==> flow/design.v <==
`timescale 1ns / 1ps
module BAU #(parameter msb=10)
(
input wire [msb:0] A,
input wire [msb:0] B,
input wire Op,
output reg signed [msb:0]Result
);
always @(*)
	case(Op)
		1: Result=A+B;				 
		0: Result=A-B;				 
		default: Result=0;
	endcase
endmodule
`timescale 1ns / 1ps
module Control
(
	input wire clock, 
	input wire reset,
	input wire [15:0] Instruction,
	output wire SelA,
	output wire SelB,
	output wire WrAcc,
	output wire Op,
	output wire WrRam,
	output wire RdRam,	
	output reg [10:0] Operand,
	output reg [10:0] PC
);
wire [10:0] Result;
wire WrPC;
reg [4:0] Opcode;
reg [10:0] PC_next;
reg OpPC;
reg [10:0] Cte;
always@*
begin
	PC_next=PC;
	if(WrPC)
		PC_next=Result;
end
always@(posedge clock,posedge reset)
begin 
		if(reset)
		begin
			PC<=11'b00000000000;
			OpPC<=1;
			Cte<=11'b00000000001;
		end
		else
		begin
			PC<=PC_next;
			Opcode<=Instruction[15:11];
			Operand<=Instruction[10:0];
		end
end
Instruction_decoder ID1
(		
		.WrPC(WrPC),
		.SelA(SelA),
		.SelB(SelB),
		.WrAcc(WrAcc),
		.Op(Op),
		.WrRam(WrRam),
		.RdRam(RdRam),
		.Opcode(Opcode)
);
BAU BAU1
(		
		.A(PC), 
		.B(Cte), 
		.Op(OpPC),
		.Result(Result)
);
endmodule
`timescale 1ns / 1ps
module Instruction_decoder
( 
output reg WrPC,
output reg [1:0] SelA,
output reg SelB,
output reg WrAcc,
output reg Op,
output reg WrRam,
output reg RdRam,
input [4:0]Opcode
);
always@*
case(Opcode)
	5'b00000: 
	begin
				WrPC=0;
				SelA=2'b00;
				SelB=0;
				WrAcc=0;
				Op=0;
				WrRam=0;
				RdRam=0;
	end
	5'b00001:			
	begin
				WrPC=1;
				SelA=2'b00;
				SelB=0;
				WrAcc=0;
				Op=0;
				WrRam=1;
				RdRam=0;	
	end
	5'b00010:			
	begin
				WrPC=1;
				SelA=2'b00;
				SelB=0;
				WrAcc=1;
				Op=0;
				WrRam=0;
				RdRam=1;
	end
	5'b00011:			
	begin
				WrPC=1;
				SelA=2'b01;
				SelB=0;
				WrAcc=1;
				Op=0;
				WrRam=0;
				RdRam=0;
	end
	5'b00100:			
	begin
				WrPC=1;
				SelA=2'b10;
				SelB=0;
				WrAcc=1;
				Op=1;
				WrRam=0;
				RdRam=1;
	end
	5'b00101:			
	begin
				WrPC=1;
				SelA=2'b10;
				SelB=1;
				WrAcc=1;
				Op=1;
				WrRam=0;
				RdRam=0;
	end
	5'b00110:			
	begin
				WrPC=1;
				SelA=2'b10;
				SelB=0;
				WrAcc=1;
				Op=0;
				WrRam=0;
				RdRam=1;
	end
	5'b00111:			
	begin
				WrPC=1;
				SelA=2'b10;
				SelB=1;
				WrAcc=1;
				Op=0;
				WrRam=0;
				RdRam=0;	
	end
	default:
	begin
				WrPC=0;
				SelA=2'b00;
				SelB=0;
				WrAcc=0;
				Op=0;
				WrRam=0;
				RdRam=0;
	end
	endcase
endmodule
# == From RTL to reports: Control ==
# The steps from the RTL of Control to its reports follow in flow order.
# Lines are those of the file above, counted from 1.
# Operators carry their Yosys type and port widths (W data, S select, Z words).
# Cell names lack the library's common part.
# The mark n/a stands for no value.
# setup
design,Control
clock_port,clock
library,sky130hd
pvt_corner,tt_025C_1v80

# == After elaboration ==
# Source: Yosys, flattened and elaborated, memories not mapped. Widths are those after wreduce. Print and check cells do not count. Equal cells are merged and count once.
# Yosys's memory passes give these memory sizes; they may raise the number of words (mostly to a power of two), join words into wider ones and drop unused or constant bits.
# word_totals
reg_bits,27
rom_bits,64
clocked_rd_ports_x_width,8
n_memories,1
# classes
n_addsub,1
n_mux,2
reduce_and_logical,1
# mem_list
name,size,word_bits,read_ports,write_ports,line_no,rtl
(name not given),8,8,1,0,90,case(Opcode)
# op_table
operator,n
$add A11 B1 Y11 const B,1
$mux W8,1
$mux W3,1
$logic_not A2 Y1,1

# == Logic depth ==
# Yosys ltp: most cells in a row. Word level: on the elaborated netlist, between registers, memories and ports. Mapped: between sequential cells and ports; inverters and the memories' decode and read muxes count.
# logic_depth
ltp_word,2
ABC_AREA,0
depth_mapped,4
mapped_depth_nobuf,4

# == Synthesis result ==
# The flow's flattened synthesis, as Yosys stat reports it; memories are mapped. The netlist is that of the ABC_AREA named above (0 if unset); the other value can give another one.
# by_type
cell_type,n,area_total_um2
edfxtp_1,16,480.461
dfrtp_1,11,275.264
dfxtp_1,7,140.134
and2_1,9,56.304
xnor2_1,5,43.792
xor2_1,5,43.792
nor2_1,7,26.275
nor4b_4,1,23.773
mux2i_1,2,20.019
nand4_1,3,18.768
and4bb_4,1,16.266
nand3_1,3,15.014
ha_1,1,12.512
nand2b_1,2,12.512
buf_6,1,11.261
mux2_2,1,11.261
a32o_1,1,10.01
nor3_1,2,10.01
# Other cell types: 9; their cells: 10.
# synth_totals
cells,88
area_um2,1291.2
flip_flops,34
n_buf,2
# By module: a second synthesis without flattening, with its own total; a netlist apart from the flattened one above.
# hier_totals
cells_unflattened,152
area_unflattened_um2,1757.9
# Rows give one instance, submodules left out.
# modules
mod,instances,n_cells,area_um2,seq_area_um2
Control,1,42,939.7,755.7
BAU,1,98,730.7,0.0
Instruction_decoder,1,12,87.6,0.0

# == Path before layout ==
# Path of least setup slack by OpenSTA after synthesis, without wires, with an ideal clock, recovery checks aside; 20% of the period is set as input and as output delay. Where synthesis merged equal registers, the netlist keeps one of their names.
# synth_path
kind,input to register
start,in reset
end,reg (no name shown)
period_ps,2710
setup_time_ps,65
arrival_time_ps,1718
required_ps,2645
slack_ps,927
delay_ps,1241
driving_pins,4
n_path_buf,1
synth_period_reached_ps,1783
# "delay_ps" is the arrival time less input delay plus setup time.
# "driving_pins": output pins that drive a net of the path, with the launching flip-flop's if there is one; two outputs of one cell count as two.
# "synth_period_reached_ps" is the clock period less the worst setup slack; recovery checks do not enter. This is arithmetic on one report: input and output delays are still those of the set period (20% each).
# synth_via
path_cell_list,clkbuf_1 inv_1 o32a_1 nor2_1
# synth_rtl
element,line_no,rtl
start: declaration,20,"input wire reset,"
# No chain of elaborated cells between the ends is given.

# == Worst path after layout ==
# Path of least setup slack in the final report of run 1 (OpenROAD, finished layout, wires in). Where an end is a register, its clock arrival counts in the times.
# The report prints the path's times to 10 ps; the period is as set.
# layout_path
kind,register to output
start,reg Opcode[4]
end,out WrAcc
period_ps,2380
output_delay_ps,480
arrival_time_ps,1670
required_ps,1900
slack_ps,240
driving_pins,4
n_path_buf,1
# Between the ends stands the longest chain of elaborated cells between them, by number of cells; it is not shown to be the way that was timed. Of several equally long chains one is given.
# A line is the first line of the expression or statement that the cell stems from. Yosys adds cells for indexed reads and writes and turns some case tables into memories.
# layout_via
path_cell_list,edfxtp_1 nor2_2 and2_1 clkdlybuf4s50_1
elab_chain_len,2
cone_cells,2
cone_lines,1
cone_classes,1 x mux; 1 x reduce/logical
# layout_rtl
element,line_no,rtl
start: declaration,33,reg [4:0] Opcode;
start: assignment,54,Opcode<=Instruction[15:11];
$logic_not A2 Y1,90,case(Opcode)
$mux W8,90,
end: declaration,24,"output wire WrAcc,"

Record of 2 stored runs of the RTL-to-layout flow on Control, platform sky130hd. The runs are unordered. Constraints: input delay and output delay 20% of the set period each, output load 0.01 pF.
"period_less_ws_ps" = clock period - worst setup slack. The figure is calculated, with input and output delays left at 20% of the set period.
"worst_path_ps" is the time allowed to the run's worst setup path (the clock period less input and output delay, where it has them) less its slack. Clock arrival times count: a late capture clock shortens it, a late launch clock lengthens it.
"power_total_uw": no workload was simulated; the value follows from the tool's default switching activity.
"worst_path_ps" is given in steps of 10 ps.

Run 1, flow files:
==> flow/run.sh <==
#!/bin/bash
# the make line also repeats the synthesis and layout settings of config.mk as NAME=value (left out here)
make -C /OpenROAD-flow-scripts/flow DESIGN_CONFIG=/design/flow/config.mk WORK_HOME=/design/flow/orfs CLKGATE_MAP_FILE= finish
==> flow/config.mk <==
export PLATFORM = sky130hd
export DESIGN_NAME = Control
export DESIGN_NICKNAME = Control
export VERILOG_FILES = /design/flow/design.v
export SDC_FILE = /design/flow/constraint.sdc
export NUM_CORES = 4
export LEC_CHECK = 0
export CAP_MARGIN = 20
export CELL_PAD_IN_SITES_GLOBAL_PLACEMENT = 2
export CORE_MARGIN = 2
export CORE_UTILIZATION = 47
export CTS_CLUSTER_SIZE = 91
export GPL_TIMING_DRIVEN = 0
export MAX_ROUTING_LAYER = met4
export MIN_ROUTING_LAYER = met1
export PLACE_DENSITY_LB_ADDON = 0.19
export SETUP_SLACK_MARGIN = 0.08
export SLEW_MARGIN = 20
export TNS_END_PERCENT = 25
==> flow/constraint.sdc <==
create_clock -name core_clock -period 2.38 [get_ports {clock}]
set_input_delay 0.4760 -clock core_clock [delete_from_list [all_inputs] [get_ports {clock}]]
set_output_delay 0.4760 -clock core_clock [all_outputs]
set_load 0.01 [all_outputs]

==> results of run 1, as CSV <==
result,value
synth_chip_area_um2,1291.2
layout_utilization_frac,0.679
worst_path_ps,1670
worst_path_kind,"register to output"
period_less_ws_ps,2142
final_setup_tns_ps,0
design.die.area_um2,3182.7
power_total_uw,1382
finalCellArea_um2,1823.0
worstSetupSlack_ps,238

Run 2, flow files:
==> flow/run.sh <==
#!/bin/bash
# the make line also repeats the synthesis and layout settings of config.mk as NAME=value (left out here)
make -C /OpenROAD-flow-scripts/flow DESIGN_CONFIG=/design/flow/config.mk WORK_HOME=/design/flow/orfs CLKGATE_MAP_FILE= finish
==> flow/config.mk <==
export PLATFORM = sky130hd
export DESIGN_NAME = Control
export DESIGN_NICKNAME = Control
export VERILOG_FILES = /design/flow/design.v
export SDC_FILE = /design/flow/constraint.sdc
export NUM_CORES = 4
export LEC_CHECK = 0
export CAP_MARGIN = 15
export CORE_ASPECT_RATIO = 1.72
export CORE_MARGIN = 2
export CORE_UTILIZATION = 45
export GPL_TIMING_DRIVEN = 0
export MAX_ROUTING_LAYER = met5
export SLEW_MARGIN = 20
==> flow/constraint.sdc <==
create_clock -name core_clock -period 1.05 [get_ports {clock}]
set_input_delay 0.2100 -clock core_clock [delete_from_list [all_inputs] [get_ports {clock}]]
set_output_delay 0.2100 -clock core_clock [all_outputs]
set_load 0.01 [all_outputs]

==> results of run 2, as CSV <==
result,value
finalCellArea_um2,1986.9
power_total_uw,3650
final_setup_tns_ps,-5681
worstSetupSlack_ps,-393
design.die.area_um2,3329.7
synth_chip_area_um2,1291.2
period_less_ws_ps,1443
worst_path_ps,1440
worst_path_kind,"register to register"
layout_utilization_frac,0.722
